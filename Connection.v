==> flow/design.v <==
`timescale 1ns / 1ps
module Booth
	#(parameter CLKS_PER_BIT = 5208)
	(
	input clk,
	input load,
	input [3:0] Multiplier,
	input [3:0] Multiplicand,
	output reg [7:0] Product,
	output reg booth_dv 
    );
	 reg [3:0] Accumulator = 	4'b0;
	 reg Q_minus_one  	   = 	0;
	 reg [3:0] Q_temp      = 	4'b0;
	 reg [3:0] M_temp      = 	4'b0;
	 reg [2:0] Count       = 	3'd4;
	always @(posedge clk)begin
		if (load == 1)begin
			Accumulator  = 	4'b0;
			Q_minus_one  = 	0;
			Product 	 = 	8'b0;
			Count 		 = 	3'd4;
			Q_temp 		 = 	Multiplicand;
			M_temp 		 = 	Multiplier;
			booth_dv 	<= 	0;
		end
		else if((Q_temp[0] == Q_minus_one) && (Count > 3'd0))    
			begin
				Q_minus_one 	=  Q_temp[0];
				Q_temp 			= {Accumulator[0],Q_temp[3:1]};		       
				Accumulator 	= {Accumulator[3],Accumulator[3:1]};   
				Count 			= Count - 1'b1;					
			end
		else if((Q_temp[0] == 1 && Q_minus_one == 0) && (Count > 3'd0))    
			begin
				Accumulator 	= Accumulator - M_temp;
				Q_minus_one 	= Q_temp[0];
				Q_temp 			= {Accumulator[0],Q_temp[3:1]};		       
				Accumulator 	= {Accumulator[3],Accumulator[3:1]};   
				Count 			= Count - 1'b1;
		end                     
		else if((Q_temp[0] == 0 && Q_minus_one == 1) && (Count > 3'd0))    
			begin
				Accumulator 	= Accumulator + M_temp;
				Q_minus_one 	=  Q_temp[0];
				Q_temp 			= {Accumulator[0],Q_temp[3:1]};		       
				Accumulator 	= {Accumulator[3],Accumulator[3:1]};   
				Count 			= Count - 1'b1;
			end
		else 
			begin
				Count = 3'b0;
				booth_dv <= 1;
			end
			Product = {Accumulator, Q_temp};
	end
endmodule
`timescale 1ns / 1ps
module Connection
	#(parameter CLKS_PER_BIT = 5208)
	(
	input 	CLK,
	input 	wire 	RX_IN,
	output 	wire 	TX_OUT
	);
	parameter IDLE 		 = 3'b000;     
	parameter REC_NUM1	 = 3'b001;     
	parameter ASK_NUM2 	 = 3'b010;     
	parameter REC_NUM2   = 3'b011;     
	parameter PROCESS 	 = 3'b100;     
	parameter GET_RESULT = 3'b101;     
	parameter TRANSMIT 	 = 3'b110;     
	reg [2:0] state 	 = IDLE;  	   
	reg [3:0] COUNT = 0;    
	reg TX_DV = 0;            
	reg [7:0] TX_Byte = 0;
	wire TX_Active;             
	wire TX_Done;
	wire RX_DV;	
	wire [7:0] RX_OUT;
    reg [3:0] Multiplier = 0, Multiplicand = 0;    
    reg Booth_Start = 0;   
    reg [7:0] Booth_OUT_REG = 0;
	wire [7:0] Booth_OUT;
	wire Booth_DV;
    reg [7:0] enterance [0:48];      
    reg [7:0] prompt [0:30];         
    reg [7:0] message [0:17];        
    reg [6:0] message_index = 0 ;    
    initial begin
		enterance[0] = "B";
		enterance[1] = "o";
		enterance[2] = "o";
		enterance[3] = "t";
		enterance[4] = "h";
		enterance[5] = "'";
		enterance[6] = "s";
		enterance[7] = " ";
		enterance[8] = "a";
		enterance[9] = "l";
		enterance[10] = "g";
		enterance[11] = "o";
		enterance[12] = "r";
		enterance[13] = "i";
		enterance[14] = "t";
		enterance[15] = "h";
		enterance[16] = "m";
		enterance[17] = ":";
		enterance[18] = " ";
		enterance[19] = "W";
		enterance[20] = "h";
		enterance[21] = "a";
		enterance[22] = "t";
		enterance[23] = " ";
		enterance[24] = "i";
		enterance[25] = "s";
		enterance[26] = " ";
		enterance[27] = "y";
		enterance[28] = "o";
		enterance[29] = "u";
		enterance[30] = "r";
		enterance[31] = " ";
		enterance[32] = "f";
		enterance[33] = "i";
		enterance[34] = "r";
		enterance[35] = "s";
		enterance[36] = "t";
		enterance[37] = " ";
		enterance[38] = "n";
		enterance[39] = "u";
		enterance[40] = "m";
		enterance[41] = "b";
		enterance[42] = "e";
		enterance[43] = "r";
		enterance[44] = "?";
		enterance[45] = " ";
		enterance[46] = "\r";
		enterance[47] = "\n";
		enterance[48] = " ";
		prompt[0] = "W";
		prompt[1] = "h";
		prompt[2] = "a";
		prompt[3] = "t";
		prompt[4] = " ";
		prompt[5] = "i";
		prompt[6] = "s";
		prompt[7] = " ";
		prompt[8] = "y";
		prompt[9] = "o";
		prompt[10] = "u";
		prompt[11] = "r";
		prompt[12] = " ";
		prompt[13] = "s";
		prompt[14] = "e";
		prompt[15] = "c";
		prompt[16] = "o";
		prompt[17] = "n";
		prompt[18] = "d";
		prompt[19] = " ";
		prompt[20] = "n";
		prompt[21] = "u";
		prompt[22] = "m";
		prompt[23] = "b";
		prompt[24] = "e";
		prompt[25] = "r";
		prompt[26] = "?";
		prompt[27] = " ";
		prompt[28] = "\r";
		prompt[29] = "\n";
		prompt[30] = " ";
		message[0] = "T";
		message[1] = "h";
		message[2] = "e";
		message[3] = " ";
		message[4] = "r";
		message[5] = "e";
		message[6] = "s";
		message[7] = "u";
		message[8] = "l";
		message[9] = "t";
		message[10] = " ";
		message[11] = "i";
		message[12] = "s";
		message[13] = ":";
		message[14] = " ";
		message[15] = "\r";
		message[16] = "\n";
		message[17] = " ";  
    end
	always @ (negedge CLK) begin
		TX_DV <= 1'b0;
		Booth_Start <= 1'b0;
		case(state)  
			IDLE : begin
				TX_DV <= 1'b0;
				 if(!TX_Active && message_index < 48)begin 
					  TX_Byte <= enterance[message_index];
					  TX_DV <= 1'b1;
					  message_index <= message_index + 1;
					  state <= IDLE;
				 end else if(message_index == 48) begin
							if(TX_Done && TX_Active)begin
								 message_index <= 0;
								 COUNT <= 1'b0;
								 state <= REC_NUM1;
							end
					  end
			end
			REC_NUM1 : begin  
			  if(RX_DV == 1'b1 && COUNT < 4 && RX_OUT >= 8'h30 && RX_OUT<= 8'h31)begin
					COUNT <= COUNT + 1;
					if(RX_OUT == 8'h30)begin
						Multiplier <= {Multiplier[2:0], 1'b0};
					end else if(RX_OUT == 8'h31)begin
						Multiplier <= {Multiplier[2:0], 1'b1};
					end
					TX_DV <= 1'b1;
					TX_Byte <= RX_OUT;
			  end 
			  else if(!TX_Active && COUNT > 3)begin
					COUNT <= COUNT + 1;
					if(COUNT == 4)begin
						 TX_DV <= 1'b1;
						 TX_Byte <= "\r";
					end
					if(COUNT == 5)begin
						 TX_DV <= 1'b1;
						 TX_Byte <= "\n";
					end
					if(COUNT == 6)begin
						 COUNT <= 0;
						 TX_DV <= 1'b0;
						 state <= ASK_NUM2;   
					end
			  end
			end
			ASK_NUM2 : begin
				 if(!TX_Active && message_index < 30)begin 
					  TX_Byte <= prompt[message_index];
					  TX_DV <= 1'b1;
					  message_index <= message_index + 1;
					  state <= ASK_NUM2;
				 end else if(message_index == 30) begin
							if(TX_Done && TX_Active)begin
								 message_index <= 0;
								 COUNT <= 1'b0;
								 state <= REC_NUM2;
							end
					  end
			end
			REC_NUM2 : begin   
			  if(RX_DV == 1'b1 && COUNT < 4 && RX_OUT >= 8'h30 && RX_OUT<= 8'h31)begin
					COUNT <= COUNT + 1;
					if(RX_OUT == 8'h30)begin
						Multiplicand <= {Multiplicand[2:0], 1'b0};
					end else if(RX_OUT == 8'h31)begin
						Multiplicand <= {Multiplicand[2:0], 1'b1};
					end
					TX_DV <= 1'b1;
					TX_Byte <= RX_OUT;
			  end 
			  else if(!TX_Active && COUNT > 3)begin
					COUNT <= COUNT + 1;
					if(COUNT == 4)begin
						 TX_DV <= 1'b1;
						 TX_Byte <= "\r";
					end
					if(COUNT == 5)begin
						 TX_DV <= 1'b1;
						 TX_Byte <= "\n";
					end
					if(COUNT == 6)begin
						 COUNT <= 0;
						 TX_DV <= 1'b0;
						 Booth_Start <= 1'b1;
						 state <= PROCESS;
					end
			  end
			end
			 PROCESS : begin
			 		if(Booth_DV == 1)begin
						Booth_OUT_REG <= Booth_OUT;
						COUNT <= 0;
						state <= GET_RESULT;
					end
			 end
			 GET_RESULT : begin  
				COUNT <= 0;
                    if(!TX_Active && message_index < 17)begin 
					  TX_Byte <= message[message_index];
					  TX_DV <= 1'b1;
					  message_index <= message_index + 1;
					  state <= GET_RESULT;
				 end else if(message_index == 17) begin
							if(TX_Done && TX_Active)begin
								message_index <= 0;
								COUNT <= 1'b0;
								state <= TRANSMIT;
							end
					  end
			end
			TRANSMIT : begin
					if(!TX_Active && COUNT < 8)begin
						if(Booth_OUT_REG[7] == 1'b0)begin
							TX_Byte <= 8'h30;
						end else if(Booth_OUT_REG[7] == 1'b1)begin
							TX_Byte <= 8'h31;
						end
						Booth_OUT_REG <= {Booth_OUT_REG[6:0], 1'b0};
						COUNT <= COUNT + 1;
						TX_DV <= 1'b1;
				  end else if (!TX_Active && COUNT >= 8)begin
						COUNT <= COUNT + 1;
						if(COUNT == 8)begin
							TX_DV <= 1'b1;
							TX_Byte <= "\r";
						end
						if(COUNT == 9)begin
							TX_DV <= 1'b1;
							TX_Byte <= "\n";
						end
						if(COUNT == 10)begin
							COUNT <= 0;
							TX_DV <= 1'b0;
							state <= IDLE;
						end
				  end
			end
			default :
                state <= IDLE;   
        endcase
    end
    UART_TX tx1 (
        .CLK(CLK),
        .TX_DV(TX_DV),
        .TX_Byte(TX_Byte),
		.TX_Active(TX_Active),
        .TX_OUT(TX_OUT),
        .TX_Done(TX_Done)
    );
    UART_RX rx1 (
        .CLK(CLK),
        .RX_IN(RX_IN),
        .RX_DV(RX_DV),
        .RX_OUT(RX_OUT)
    );
    Booth b1 (
        .clk(CLK),
        .load(Booth_Start),
        .Multiplier(Multiplier),
        .Multiplicand(Multiplicand),
        .Product(Booth_OUT),
		.booth_dv(Booth_DV)
    );
endmodule
`timescale 1ns / 1ps
module UART_RX
	  #(parameter CLKS_PER_BIT = 5208)
	  (
		input        CLK,
		input        RX_IN,
		output       RX_DV,
		output reg   [7:0] RX_OUT
		);
	  parameter IDLE = 2'b00;
	  parameter START = 2'b01;
	  parameter RECV = 2'b10;
	  parameter STOP = 2'b11;
	  reg [13:0]   Count = 0;
	  reg [2:0]    Bit_Index = 0;
	  reg          RX_DV = 0;
	  reg [1:0]		STATE = 0;
always @(posedge CLK) begin
	case (STATE)
		IDLE : begin
			 RX_DV      <= 0;
			 Count 		<= 0;
			 Bit_Index  <= 0;
			 if (RX_IN == 1'b0)
				STATE <= START;
			 else
				STATE <= IDLE;
		  end
		START : begin
			 if (Count == (CLKS_PER_BIT-1)/2) begin
				if (RX_IN == 1'b0) begin
				  Count	<= 0;
				  STATE  <= RECV;
				end
				else
				  STATE <= IDLE;
			 end
			 else begin
				Count 	<= Count + 1;
				STATE    <= START;
			 end
		  end
		RECV :
		  begin
			 if (Count < CLKS_PER_BIT-1) begin
				Count 	<= Count + 1;
				STATE    <= RECV;
			 end
			 else begin
				Count          	<= 0;
				RX_OUT[Bit_Index] <= RX_IN;
				if (Bit_Index < 7) begin
				  Bit_Index <= Bit_Index + 1;
				  STATE   	<= RECV;
				end
				else begin
				  Bit_Index <= 0;
				  STATE   <= STOP;
				end
			 end
		  end
		STOP : begin
			 if (Count < CLKS_PER_BIT-1) begin
				Count <= Count + 1;
				STATE     <= STOP;
			 end
			 else begin
				 RX_DV   <= 1'b1;
				 Count 	<= 0;
				 STATE   <= IDLE;
			 end
		  end 
		default : STATE <= IDLE;
	endcase
end    
endmodule
`timescale 1ns / 1ps
module UART_TX 
  #(parameter CLKS_PER_BIT = 5208)
  (
   input       CLK,
   input       TX_DV,
   input [7:0] TX_Byte, 
   output reg  TX_Active = 0,
   output reg  TX_OUT =0,
   output reg  TX_Done =0
   );
	parameter IDLE    = 2'b00;
	parameter START 	= 2'b01;
	parameter TRCV 	= 2'b10;
	parameter STOP  	= 2'b11;
	reg [1:0] 	STATE =0;
	reg [13:0] 	COUNT =0;
	reg [2:0] 	Bit_Index =0;
	reg [7:0] 	TX_Data_REG =0;
    always @(posedge CLK) begin
      TX_Done <= 1'b1;
      case (STATE)
		IDLE : begin
			TX_OUT <= 1'b1;
			COUNT <= 0;
			Bit_Index <= 0;
			TX_Done <= 1'b0;   
			TX_Active <= 1'b0;  
			if (TX_DV == 1'b1 && TX_Active == 1'b0) begin   
				TX_Active <= 1'b1;
				TX_Data_REG <= TX_Byte;
				STATE <= START;
			end
			else begin
				STATE <= IDLE;
			end
		end
      START : begin
						TX_OUT <= 1'b0;
						if (COUNT < CLKS_PER_BIT-1) begin
							COUNT 	<= COUNT + 1;
							STATE    <= START;
						end
						else begin
							COUNT 	<= 0;
							STATE   <= TRCV;
						end
					end 
      TRCV : begin
						 TX_OUT <= TX_Data_REG[Bit_Index];
						 if (COUNT < CLKS_PER_BIT-1) begin
							COUNT <= COUNT + 1;
							STATE     <= TRCV;
						 end
						 else begin
							COUNT <= 0;
							  if (Bit_Index < 7) begin
							  Bit_Index <= Bit_Index + 1;
							  STATE   	<= TRCV;
							end
							else begin
							  Bit_Index <= 0;
							  STATE   	<= STOP;
							end
						 end 
					end  
      STOP : begin
						 TX_OUT <= 1'b1;
						 if (COUNT < CLKS_PER_BIT-1) begin
							COUNT 	<= COUNT + 1;
							STATE    <= STOP;
						 end
						 else begin
							TX_Done  	<= 1'b1;
							COUNT 		<= 0;
							STATE    	<= IDLE;
							TX_Active	<= 1'b0;
						 end 
					end 
      default :
						STATE <= IDLE;
    endcase
end
endmodule
**Step by step through the tools: Connection**

What the tools print for Connection, step after step.
Lines are those of the file above, counted from 1.
Library cell names are shortened.
Not given: --

- Design top: Connection
- Clock: CLK
- Cell library: sky130hd
- Timing corner: tt_025C_1v80

**After elaboration**

Yosys after proc, flatten, opt, wreduce and memory -nomap, before mapping. Memory bits, and registers merged into a memory's read port (data or address), are not among the register bits. Print and check cells are not counted.
Memory sizes are those after Yosys's memory passes, which may raise the word count (mostly to a power of two), join words into wider ones and drop unused or constant bits.

- Register bits: 123
- Bits in read-only memories: 686
- Memory cells: 3
- Input bits: 2
- Output and inout bits: 1
- Cells after elaboration: 306

- Add/subtract/negate cells: 10
- Order comparisons: 14
- Eq/ne operators: 58
- Shift-type cells: 3
- Mux-type cells: 124
- Bitwise operators: 12
- Reduce/logical cells: 52

Memories:

| name | depth | width | rd ports | write ports | line | RTL |
|---|---|---|---|---|---|---|
| enterance | 49 | 7 | 1 | 0 | 86 | `reg [7:0] enterance [0:48];` |
| prompt | 31 | 7 | 1 | 0 | 87 | `reg [7:0] prompt [0:30];` |
| message | 18 | 7 | 1 | 0 | 88 | `reg [7:0] message [0:17];` |

Operators with widths:

| cell | count |
|---|---|
| 2-to-1 mux 8 bit | 15 |
| 2-to-1 mux 4 bit | 24 |
| 2-to-1 mux 3 bit | 26 |
| 2-to-1 mux 14 bit | 4 |
| 2-to-1 mux 7 bit | 7 |
| inequality test 2 bit (second input constant) | 21 |
| case mux 14 bit (select 3 bit) | 1 |
| case mux 8 bit (select 5 bit) | 1 |
| adder 14 x 1 -> 14 bit (second input constant) | 2 |
| < comparator 14 x 13 -> 1 bit (second input constant) | 2 |
| case mux 14 bit (select 2 bit) | 1 |
| 2-to-1 mux 1 bit | 26 |
| inequality test 3 bit (second input constant) | 8 |
| case mux 4 bit (select 6 bit) | 1 |
| case mux 7 bit (select 3 bit) | 1 |
| case mux 3 bit (select 7 bit) | 1 |
| logical AND 1 bit | 16 |
| AND reduction 16 bit | 1 |
| equality test 8 x 6 -> 1 bit (second input constant) | 2 |
| AND reduction 8 bit | 2 |
| case mux 8 bit (select 2 bit) | 1 |
| case mux 2 bit (select 4 bit) | 2 |
| equality test 14 x 12 -> 1 bit (second input constant) | 1 |
| AND reduction 2 bit | 7 |
| < comparator 7 x 5 -> 1 bit (second input constant) | 2 |
| equality test 7 x 5 -> 1 bit (second input constant) | 2 |
| 2-to-1 mux 2 bit | 7 |
| nonzero test 2 bit | 6 |

Not listed: further kinds 51, cells in them 83.

**Logic depth**

Yosys ltp: most cells in a row. Word level: on the elaborated netlist, between registers, memories and ports. Mapped: between sequential cells and ports; inverters and the memories' decode and read muxes count.

- Depth after elaboration: 7
- ABC_AREA: 0
- Mapped depth: 9
- Gate-level depth less buffers: 8

**Mapped cells and area**

Source: synth_stat.txt of the flow (Yosys; design flattened, memories mapped). It holds for the ABC_AREA given above (unset counts as 0); a run with the other value may have another netlist.
Totals and module areas in this step are rounded.

- Cell count: 768
- Cell area after synthesis: 7261 µm²
- Area of sequential cells: 3263 µm²
- Flip-flop cells: 123
- Buffer cells: 40

Cell types:

| cell type | count | area in all (µm²) |
|---|---|---|
| edfxtp_1 | 80 | 2.4E+03 |
| dfxtp_1 | 43 | 860.826 |
| ha_1 | 30 | 375.36 |
| nand2_1 | 90 | 337.824 |
| nor2_1 | 89 | 334.07 |
| o21ai_0 | 45 | 225.216 |
| a21oi_1 | 37 | 185.178 |
| nand3_1 | 32 | 160.154 |
| xor2_1 | 17 | 148.893 |
| nand2b_1 | 19 | 118.864 |
| inv_1 | 30 | 112.608 |
| mux2_2 | 9 | 101.347 |
| xnor2_1 | 11 | 96.342 |
| mux4_2 | 4 | 90.086 |
| buf_2 | 16 | 80.077 |
| nor3_1 | 13 | 65.062 |
| and3_1 | 10 | 62.56 |
| nor2b_1 | 10 | 62.56 |

Not listed: further types 66, cells in them 183.
The figures by module come from a second, unflattened synthesis with its own total; it is not the netlist above.

- Cell total of the unflattened synthesis: 798
- Area total of the unflattened synthesis: 7510 µm²

Rows give one instance, submodules left out.

By module:

| module | times used | cells | area (µm²) | sequential area (µm²) |
|---|---|---|---|---|
| Connection | 1 | 410 | 3433 | 1181 |
| UART_RX | 1 | 154 | 1593 | 820.8 |
| UART_TX | 1 | 124 | 1338 | 720.7 |
| Booth | 1 | 110 | 1146 | 540.5 |

Hand-over note for Connection

2 stored runs of Connection in the flow (synthesis by Yosys, layout by OpenROAD, sky130hd cells), in arbitrary order. Constraints: input delay and output delay 20% of the set period each, output load 0.01 pF.
By "power consumption" is meant OpenSTA's value without simulated activity: inputs other than the clock are taken to toggle once in ten clock periods, and the tool carries that through the logic.
Values from the reports are rounded here.

### Entry A

Settings: `period_ns=7.23`, `CORE_UTILIZATION=27`, `SETUP_SLACK_MARGIN=-0.2`, `PLACE_DENSITY=0.89`, `HOLD_SLACK_MARGIN=-0.0`, `TNS_END_PERCENT=5`, `CTS_CLUSTER_SIZE=72`, `CTS_CLUSTER_DIAMETER=64`, `MAX_ROUTING_LAYER=met5`, `CAP_MARGIN=20`, `CORE_MARGIN=2`, `SLEW_MARGIN=20`

- Total die area: 28220 µm²
- Synthesized cell area: 7261 µm²
- Standard-cell area after routing: 8239 µm²
- Lowest setup slack: 1.495 ns
- Worst hold slack in the final report: 0.438 ns
- Power consumption: 3756 µW
- Summed negative setup slack: 0.000 ns

### Entry B

Settings: `period_ns=2.66`, `CORE_UTILIZATION=33`, `SETUP_SLACK_MARGIN=0.32`, `PLACE_DENSITY=0.52`, `CORE_ASPECT_RATIO=1.71`, `TNS_END_PERCENT=25`, `GPL_ROUTABILITY_DRIVEN=0`, `SLEW_MARGIN=40`, `MIN_ROUTING_LAYER=met1`, `CAP_MARGIN=20`, `CORE_MARGIN=2`

- Total die area: 23250 µm²
- Synthesized cell area: 7261 µm²
- Standard-cell area after routing: 8880 µm²
- Lowest setup slack: -0.438 ns
- Worst hold slack in the final report: 0.439 ns
- Power consumption: 11360 µW
- Summed negative setup slack: -17.69 ns

End of note.
